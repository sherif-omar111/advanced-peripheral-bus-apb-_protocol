==> flow/design.v <==
module APB_Protocol (
  input presetn,
  input pclk,
  input psel,
  input penable,
  input pwrite,
  input [31:0] paddr, pwdata,
  output reg [31:0] prdata,
  output reg pready, pslverr
);
  reg [31:0] mem [32];
  typedef enum {idle = 0, setup = 1, access = 2, transfer = 3} state_type;
  state_type state = idle; 
  always@(posedge pclk)
    begin
      if(presetn == 1'b0)  
        begin
        state <= idle;
        prdata <= 32'h00000000;
        pready <= 1'b0;
        pslverr <= 1'b0;
        for(int i = 0; i < 32; i++) 
        begin
          mem[i] <= 0;
        end
       end 
      else 
        begin
      case(state)
      idle : 
      begin
        prdata <= 32'h00000000;
        pready <= 1'b0;
        pslverr <= 1'b0;
        state   <= setup;
      end
      setup:  
      begin
           if(psel == 1'b1)
             state <= access;
           else
             state <= setup;
      end
      access: 
      begin 
        if(pwrite && penable) 
          begin
            if(paddr < 32) 
            begin
            mem[paddr] <= pwdata;
            state <= transfer;
            pslverr <= 1'b0;
            pready  <= 1'b1;
            end
            else 
            begin
            state <= transfer;
            pready <= 1'b1;
            pslverr <= 1'b1;
            end
          end
        else if (!pwrite && penable)
            begin
            if(paddr < 32) 
            begin
            prdata <= mem[paddr];
            state <= transfer;
            pready <= 1'b1;
            pslverr <= 1'b0;
            end
            else 
            begin
            state <= transfer;
            pready <= 1'b1;
            pslverr <= 1'b1;
            prdata <= 32'hxxxxxxxx;
            end
          end
        else
           state <= setup;
       end  
        transfer: begin
          state <= setup;
          pready <= 1'b0;
          pslverr <= 1'b0;
        end
      default : state <= idle;
      endcase
    end
  end
endmodule
== Step by step through the tools: APB_Protocol ==
What the tools print for APB_Protocol, step after step.
Line numbers count from 1 in the design file above.
Library cell names are shortened.
The mark -- stands for no value.
Design
  top: APB_Protocol
  clock: pclk
  standard-cell library: sky130hd
  library corner: tt_025C_1v80

== Word-level counts ==
Counts by Yosys on the flattened word-level netlist (proc, flatten, opt, wreduce; memories kept). Register bits leave out memories and registers merged into their read ports (data or address). Print and check cells are left out. Cells with the same type and inputs are merged into one.
Yosys's memory passes give these memory sizes; they may raise the number of words (mostly to a power of two), join words into wider ones and drop unused or constant bits.
Cells by class
  magnitude comparators: 1
  equality and inequality tests: 6
  mux-type cells: 28
  reduce/logical cells: 9
Operator list (number)
  32-bit two-way mux: 7
  32-bit parallel mux with 3-bit select: 1
  32-bit by 2-bit equality test with 1-bit output with constant B: 2
  32-bit parallel mux with 2-bit select: 1
  32-bit by 1-bit equality test with 1-bit output with constant B: 1
  32-bit by 6-bit less-than comparator with 1-bit output with constant B: 1
  32-bit logical NOT: 1
  5-bit two-way mux: 4
  1-bit two-way mux: 10
  2-bit two-way mux: 3
  2-bit inequality test with constant B: 2
  2-bit nonzero test: 2
  1-bit parallel mux with 2-bit select: 2
  3-bit inequality test with constant B: 1
  3-bit AND reduction: 1
  1-bit logical AND: 2
  2-bit AND reduction: 1
  2-bit OR reduction: 1
  1-bit logical NOT: 1
Bit counts
  bits in registers: 66
  bits in writable memories: 1024
  memories kept: 1
  input bits: 69
  output and inout bits: 34
  cells after elaboration: 49
Memories
  mem: depth 32, width 32, line 11  | reg [31:0] mem [32];

== Logic depth ==
Yosys ltp: most cells in a row. Word level: on the elaborated netlist, between registers, memories and ports. Mapped: between sequential cells and ports; inverters and the memories' decode and read muxes count.
Depth
  word-level depth: 5
  ABC_AREA: 0
  gate-level depth with buffers: 9
  depth with buffers taken out: 7

== Mapped cells and area ==
Yosys stat after the flow's synthesis: flattened, memories mapped to cells. It holds for the ABC_AREA given above (unset counts as 0); a run with the other value may have another netlist.
Cells by type
  edfxtp_1: number 1024, area in all 3.07E+04 um2
  and2_1: number 1025, area in all 6412.4 um2
  mux2i_1: number 512, area in all 5.12E+03 um2
  o22ai_1: number 256, area in all 1.6E+03 um2
  clkbuf_1: number 259, area in all 972.182 um2
  dfxtp_1: number 36, area in all 720.691 um2
  nor4_1: number 66, area in all 412.896 um2
  a22o_1: number 32, area in all 280.269 um2
  clkbuf_2: number 36, area in all 180.173 um2
  o21ai_0: number 32, area in all 160.154 um2
  nand2_1: number 39, area in all 146.39 um2
  buf_2: number 23, area in all 115.11 um2
  buf_4: number 12, area in all 90.086 um2
  nor2_2: number 12, area in all 75.072 um2
  nand4bb_1: number 6, area in all 67.565 um2
  nor2_1: number 18, area in all 67.565 um2
  nor4_2: number 4, area in all 50.048 um2
  nor2_4: number 4, area in all 45.043 um2
Other cell types: 21; their cells: 49.
Mapped netlist
  mapped cells: 3445
  cell area after synthesis: 47626.9 um2
  area of sequential cells: 31470.2 um2
  mapped flip-flops: 1060
  buffers: 333

== Timing after synthesis ==
OpenSTA on the mapped netlist: ideal clock, no wires. The path of least setup slack (recovery checks aside). Input and output delay are each 20% of the period. Register names are those of the netlist, which keeps one name where synthesis merged equal registers.
Timing path post-synthesis
  path kind: input port to flip-flop
  start point: input port paddr[14]
  end point: memory mem[31][0]
  period: 4.92 ns
  external input delay: 0.984 ns
  library setup time: 0.466 ns
  time at the first pin: 0.984 ns
  arrival: 4.522 ns
  required time: 4.454 ns
  path slack: -0.068 ns
  delay of the path: 4.004 ns
  stages: 6
  buffers on the path: 2
  period reached after synthesis: 4.988 ns
"delay of the path" is the arrival time less input delay plus setup time.
"stages": output pins that drive a net of the path, with the launching flip-flop's if there is one; two outputs of one cell count as two.
"period reached after synthesis" = period - worst setup slack (recovery checks aside). The figure is calculated, with input and output delays left at 20% of the set period.
The rows between start and end are the longest chain of elaborated cells between them; the timing report does not say that the signal goes this way. Where chains are equally long, one stands for them.
Each line given opens the expression or statement behind the cell; cells for indexed reads and writes are added by Yosys, which also makes memories of some case tables.
Only ways into the end's enable, where the timed path ends, are counted here.
On the way, post-synthesis
  cells stage by stage: nor4_1 -> nand3_1 -> or4_1 -> buf_2 -> buf_6 -> o21ai_0
  cells in the longest elaborated chain: 5
Ends and longest elaborated chain, post-synthesis
  start: declaration: line 7  | input [31:0] paddr, pwdata,
  32-bit by 6-bit less-than comparator with 1-bit output: line 48  | if(paddr < 32)
  5-bit two-way mux: line 48
  5-bit two-way mux: line 46  | if(pwrite && penable)
  5-bit two-way mux: line 29  | case(state)
  5-bit two-way mux: line 16  | if(presetn == 1'b0)
  end: declaration: line 11  | reg [31:0] mem [32];

== Timing after layout ==
Path of least setup slack in the final report of run 1 (OpenROAD, finished layout, wires in). Where an end is a register, its clock arrival counts in the times.
Timing path after layout
  path kind: input port to flip-flop
  start point: input port paddr[22]
  end point: memory mem[31][21]
  period: 6.88 ns
  external input delay: 1.38 ns
  library setup time: 0.36 ns
  time at the first pin: 1.38 ns
  arrival: 5.00 ns
  required time: 7.29 ns
  path slack: 2.30 ns
  stages: 7
  buffers on the path: 3
The rows between start and end are the longest chain of elaborated cells between them; the timing report does not say that the signal goes this way. Where chains are equally long, one stands for them.
Only ways into the end's enable, where the timed path ends, are counted here.
On the way, after layout
  cells stage by stage: clkdlybuf4s50_1 -> nor4_2 -> nand4_1 -> or4_2 -> buf_4 -> o21ai_4 -> buf_4
  cells in the longest elaborated chain: 5
Ends and longest elaborated chain, after layout
  start: declaration: line 7  | input [31:0] paddr, pwdata,
  32-bit by 6-bit less-than comparator with 1-bit output: line 48  | if(paddr < 32)
  5-bit two-way mux: line 48
  5-bit two-way mux: line 46  | if(pwrite && penable)
  5-bit two-way mux: line 29  | case(state)
  5-bit two-way mux: line 16  | if(presetn == 1'b0)
  end: declaration: line 11  | reg [31:0] mem [32];

APB_Protocol through Yosys and OpenROAD on sky130hd: 2 stored runs, unordered, with their settings and measured results. The constraints put input and output delay at 20% of the set period each and load the outputs with 0.01 pF.
By "achieved clock period (ns)" is meant the clock period of the run minus its worst setup slack. This is arithmetic on one report: input and output delays are still those of the set period (20% each).
"worst setup path time (ns)" = time allowed to the worst setup path (clock period - input delay - output delay, where it has them) - its slack; a late launch clock adds to it, a late capture clock takes from it.
By "finish__power__total" is meant OpenSTA's value without simulated activity: inputs other than the clock are taken to toggle once in ten clock periods, and the tool carries that through the logic.

settings of run 1
{
  "period_ns": 6.88,
  "CORE_UTILIZATION": 17,
  "SETUP_SLACK_MARGIN": 1.26,
  "PLACE_DENSITY_LB_ADDON": 0.03,
  "CORE_MARGIN": 2,
  "TNS_END_PERCENT": 85,
  "SLEW_MARGIN": 30,
  "CAP_MARGIN": 20
}
report of run 1
yosys chip area after synthesis (um^2): 47626.9
finish__design__die__area: 284409.0
finish__design__instance__area__stdcell: 59545.9
finish__design__instance__utilization: 0.2133
finish__timing__setup__ws: 2.297
finish__timing__setup__tns: 0.000
finish__timing__hold__ws: 0.490
finish__power__total: 1.569e-02
achieved clock period (ns): 4.583
worst setup path time (ns): 3.21
worst setup path kind: input port to flip-flop

settings of run 2
{
  "period_ns": 3.04,
  "CORE_UTILIZATION": 33,
  "SETUP_SLACK_MARGIN": -0.15,
  "PLACE_DENSITY": 0.7,
  "CORE_MARGIN": 7,
  "CELL_PAD_IN_SITES_DETAIL_PLACEMENT": 2,
  "TNS_END_PERCENT": 50,
  "CTS_CLUSTER_SIZE": 73,
  "CTS_CLUSTER_DIAMETER": 82,
  "SLEW_MARGIN": 20,
  "CAP_MARGIN": 20
}
report of run 2
yosys chip area after synthesis (um^2): 47626.9
finish__design__die__area: 155157.0
finish__design__instance__area__stdcell: 55453.2
finish__design__instance__utilization: 0.3865
finish__timing__setup__ws: 0.017
finish__timing__setup__tns: 0.000
finish__timing__hold__ws: 0.517
finish__power__total: 2.800e-02
achieved clock period (ns): 3.023
worst setup path time (ns): 2.41
worst setup path kind: input port to flip-flop
